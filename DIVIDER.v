==> flow/design.v <==
module DIVIDER(
input 	      clk,
input 	      reset_n,
input 	      req,
input  [15:0] values,
output reg    ack,
output [15:0] result
);
reg [3:0] state;
reg [7:0] A;
reg [7:0] B;
reg [8:0] P;
reg [3:0] counter;
reg [7:0] remainder;
reg [7:0] quotient;
assign result [15:8] = remainder;
assign result [7:0] = quotient;
localparam [3:0]
    S0  = 4'd0,  
    S1  = 4'd1,  
    S2  = 4'd2,  
    S3  = 4'd3,  
    S4  = 4'd4,  
    S5  = 4'd5,  
    S6  = 4'd6,  
    S7  = 4'd7,  
    S8  = 4'd8,  
    S9  = 4'd9,  
    S10 = 4'd10;  
always @(posedge clk or negedge reset_n)
begin
	if (~reset_n) state <= S0;
	else if (state == S0 & req) state <= S1;
	else if (state == S1) state <= S2;
	else if (state == S2 & P[8]) state <= S3;
	else if (state == S3) state <= S4;
	else if (state == S2 & ~P[8]) state <= S5;
	else if (state == S5) state <= S6;
	else if (state == S4) state <= S7;
	else if (state == S6) state <= S7;
	else if (state == S7) state <= S8;
	else if (state == S8 & counter == 8) state <= S9;
	else if (state == S8) state <= S2;
	else if (state == S9) state <= S10;
end
always @(posedge clk or negedge reset_n)
begin
	if (~reset_n) A <= 'b0;
	else if (state == S1) A <= values [15:8];
	else if (state == S7) A [7:0] <= {A[6:0], ~P[8]};
end
always @(posedge clk or negedge reset_n)
begin
	if (~reset_n) B <= 'b0;
	else if (state == S1) B <= values [7:0];
end
always @(posedge clk or negedge reset_n) 
begin
	if (~reset_n) P <= 'b0;
	else if (state == S3 | state == S5) P <= {P[7:0], A[7]};
	else if (state == S4 | state == S9) P <= P + B;
	else if (state == S6) P <= P + (-B);
end
always @(posedge clk or negedge reset_n)
begin
	if (~reset_n) ack <= 'b0;
	else if (ack) ack <= 'b0;
	else if (state == S9) ack <= 'b1;
	else if (state == S10) ack <= 'b0;
end
always @(posedge clk or negedge reset_n)
begin
	if (~reset_n) remainder <= 'b0;
	else if (state == S9) remainder <= P [7:0];
end
always @(posedge clk or negedge reset_n)
begin
	if (~reset_n) quotient <= 'b0;
	else if (state == S9) quotient <= A;
end
always @(posedge clk or negedge reset_n)
begin
	if (~reset_n) counter <= 'b0;
	else if (state == S0) counter <= 'b0;
	else if (state == S7) counter <= counter + 1;
end
endmodule
# Step by step through the tools: DIVIDER
# Tool output for the design above, in the order of the flow.
# Line numbers count from 1 in the design file above.
# Operators carry their Yosys type and port widths (W data, S select, Z words).
# Cell names lack the library's common part.
# The mark -- stands for no value.
[design] top_module="DIVIDER" clk_port="clk" cell_library="sky130hd" lib_corner="tt_025C_1v80"

# Elaborated design
# Counts by Yosys on the flattened word-level netlist (proc, flatten, opt, wreduce; memories kept). Register bits leave out memories and registers merged into their read ports (data or address). Print and check cells are left out. Cells with the same type and inputs are merged into one.
[word_totals] in_bits=19 reg_bits=50
[op_classes] n_eq=10 bitwise=7 n_mux=21 addsub=4 reduce_and_logical=5
[ops] cell="$mux W4" n=14
[ops] cell="$mux W9" n=3
[ops] cell="$eq A4 B3 Y1 const B" n=4
[ops] cell="$mux W8" n=2
[ops] cell="$reduce_bool A12 Y1" n=1
[ops] cell="$eq A4 B4 Y1 const B" n=3
[ops] cell="$neg A8 Y9" n=1
[ops] cell="$add A9 B8 Y9" n=1
[ops] cell="$add A9 B9 Y9" n=1
[ops] cell="$eq A4 B2 Y1 const B" n=2
[ops] cell="$and A1 B1 Y1" n=4
[ops] cell="$reduce_bool A2 Y1" n=2
[ops] cell="$add A4 B1 Y4 const B" n=1
[ops] cell="$eq A4 B1 Y1 const B" n=1
[ops] cell="$logic_not A4 Y1" n=1
[ops] cell="$reduce_bool A3 Y1" n=1
[ops] cell="$or A1 B1 Y1" n=2
[ops] cell="$mux W1" n=2
[ops] cell="$not A1 Y1" n=1

# Depth
# Longest topological path by Yosys (ltp), each cell counted once; first at word level (registers and memories cut), then after technology mapping (sequential cells cut; the memories' decode and read muxes count).
[depth] ltp_word=13 abc_area=1 ltp_mapped=16

# Netlist
# Source: synth_stat.txt of the flow (Yosys; design flattened, memories mapped). It holds for the ABC_AREA given above (unset counts as 0); a run with the other value may have another netlist.
# Totals and module areas in this step are rounded.
[mapped] cell_count=346 ffs=56 seq_area_mm2=0.001403 synth_area_mm2=0.002808 buf_cells=7
[types] cell_type="dfrtp_1" n=55 type_area_um2=1376.32
[types] cell_type="nand2_1" n=110 type_area_um2=412.896
[types] cell_type="inv_1" n=55 type_area_um2=206.448
[types] cell_type="ha_1" n=12 type_area_um2=150.144
[types] cell_type="o21ai_0" n=24 type_area_um2=120.115
[types] cell_type="nor2_1" n=26 type_area_um2=97.594
[types] cell_type="nand3_1" n=17 type_area_um2=85.082
[types] cell_type="xor2_1" n=7 type_area_um2=61.309
[types] cell_type="o221ai_1" n=5 type_area_um2=43.792
[types] cell_type="a21oi_1" n=7 type_area_um2=35.034
[types] cell_type="dfstp_2" n=1 type_area_um2=26.275
[types] cell_type="o211ai_1" n=3 type_area_um2=22.522
[types] cell_type="fa_1" n=1 type_area_um2=20.019
[types] cell_type="clkbuf_1" n=5 type_area_um2=18.768
[types] cell_type="nand4_1" n=3 type_area_um2=18.768
[types] cell_type="a221oi_1" n=2 type_area_um2=17.517
[types] cell_type="a31oi_1" n=2 type_area_um2=12.512
[types] cell_type="nor2_4" n=1 type_area_um2=11.261
# Not listed: further types 9, cells in them 10.

# Timing after synthesis
# OpenSTA on the mapped netlist: ideal clock, no wires. The path of least setup slack (recovery checks aside). Input and output delay are each 20% of the period. Register names are those of the netlist, which keeps one name where synthesis merged equal registers.
[synth_timing] path_kind="reg-to-reg" startpoint="register B[0]" endpoint="register P[8]" slack_ns=0.575 arrival_ns=1.898 t_required_ns=2.474 setup_ns=0.116 launch_ns=0.000 path_delay_ns=2.014 path_buffers=0 stages=16 tclk_ns=2.59 period_less_setup_slack_ns=2.015
# "path_delay_ns" = arrival - input delay + setup time.
# "stages": output pins that drive a net of the path, with the launching flip-flop's if there is one; two outputs of one cell count as two.
# "period_less_setup_slack_ns" = period - worst setup slack (recovery checks aside). The figure is calculated, with input and output delays left at 20% of the set period.
# Between the ends stands the longest chain of elaborated cells between them, by number of cells; it is not shown to be the way that was timed. Of several equally long chains one is given.
# Each line given opens the expression or statement behind the cell; cells for indexed reads and writes are added by Yosys, which also makes memories of some case tables.
# At most two assigning lines are given for a register; there are more.
[synth_between] cell_sequence="dfrtp_1 -> inv_1 -> ha_1 -> nand2_1 -> o21ai_0 -> inv_1 -> fa_1 -> nand3b_1 -> nand2_1 -> nand2_1 -> nand2_1 -> inv_1 -> nand2_1 -> nand3_1 -> nand2_1 -> nand2_1" elab_chain_len=5
[synth_lines] element="start, declared" line_no=11 text="reg [7:0] B;"
[synth_lines] element="start, assigned" line_no=54 text="if (~reset_n) B <= 'b0;"
[synth_lines] element="start, assigned" line_no=55 text="else if (state == S1) B <= values [7:0];"
[synth_lines] element="$neg A8 Y9" line_no=62 text="else if (state == S6) P <= P + (-B);"
[synth_lines] element="$add A9 B9 Y9" line_no=62
[synth_lines] element="$mux W9" line_no=62
[synth_lines] element="$mux W9" line_no=61 text="else if (state == S4 | state == S9) P <= P + B;"
[synth_lines] element="$mux W9" line_no=60 text="else if (state == S3 | state == S5) P <= {P[7:0], A[7]};"
[synth_lines] element="end, assigned" line_no=60
[synth_lines] element="end, assigned" line_no=61
[synth_lines] element="end, declared" line_no=12 text="reg [8:0] P;"

# Path in the finished layout
# From the final timing report of entry A: the path of least setup slack in the routed layout; clock arrival at registers is part of the times.
[layout_timing] path_kind="reg-to-reg" startpoint="register state" endpoint="register P[8]" launch_ns=0.32 arrival_ns=2.29 t_required_ns=2.20 stages=14 path_buffers=1 setup_ns=0.10 tclk_ns=1.99 slack_ns=-0.08
# An end named without its bit number is one bit of that signal or, where synthesis recoded a state register, one of its new flip-flops.
# At most two assigning lines are given for a register; there are more.
[layout_between] cell_sequence="dfrtp_1 -> nor2_4 -> buf_6 -> o21ai_1 -> xor2_1 -> ha_1 -> nand2_2 -> inv_1 -> a21oi_2 -> nand2_1 -> nand3_1 -> nand3_1 -> nand2_1 -> nand2_1"
[layout_lines] element="start, declared" line_no=9 text="reg [3:0] state;"
[layout_lines] element="start, assigned" line_no=32 text="if (~reset_n) state <= S0;"
[layout_lines] element="start, assigned" line_no=33 text="else if (state == S0 & req) state <= S1;"
[layout_lines] element="end, assigned" line_no=60 text="else if (state == S3 | state == S5) P <= {P[7:0], A[7]};"
[layout_lines] element="end, assigned" line_no=61 text="else if (state == S4 | state == S9) P <= P + B;"
[layout_lines] element="end, declared" line_no=12 text="reg [8:0] P;"
# No chain of elaborated cells between the ends is given.

# Module DIVIDER, platform sky130hd: 2 stored runs of the flow (Yosys, OpenROAD) with differing settings, in no particular order. Input and output delays are each 20% of the period that was set; the output load is 0.01 pF.
# "timing.achieved_period_ns" means the clock period less the worst setup slack. The figure is calculated, with input and output delays left at 20% of the set period.
# "worst_setup_path_time_ns" is the time allowed to the run's worst setup path (the clock period less input and output delay, where it has them) less its slack. Clock arrival times count: a late capture clock shortens it, a late launch clock lengthens it.
# "power_mw": no workload was simulated; the value follows from the tool's default switching activity.
# Values from the reports are rounded here.
run="entry A" settings period_ns=1.99 CORE_UTILIZATION=42 CORE_ASPECT_RATIO=1.19 CELL_PAD_IN_SITES_GLOBAL_PLACEMENT=1 CELL_PAD_IN_SITES_DETAIL_PLACEMENT=0 TNS_END_PERCENT=75 ABC_AREA=1 CTS_CLUSTER_DIAMETER=236 CAP_MARGIN=20 CORE_MARGIN=2 SLEW_MARGIN=20
run="entry A" results fin_tns_ns=-0.181 layout_stdcell_area_mm2=0.003745 final_setup_ws_ns=-0.082 timing.achieved_period_ns=2.072 power_mw=1.873 die_mm2=0.007357 util_pct=57.7 worst_setup_path_time_ns=2.07 critical_path_kind="reg-to-reg" synthesis_area_mm2=0.002808
run="entry B" settings period_ns=2.59 CORE_UTILIZATION=15 PLACE_DENSITY_LB_ADDON=0.04 CORE_MARGIN=4 GPL_ROUTABILITY_DRIVEN=1 SLEW_MARGIN=0 MIN_ROUTING_LAYER="met1" CAP_MARGIN=20
run="entry B" results timing.achieved_period_ns=2.439 util_pct=19.9 worst_setup_path_time_ns=2.44 critical_path_kind="reg-to-reg" fin_tns_ns=0.000 synthesis_area_mm2=0.002758 power_mw=1.642 die_mm2=0.02062 final_setup_ws_ns=0.151 layout_stdcell_area_mm2=0.003585
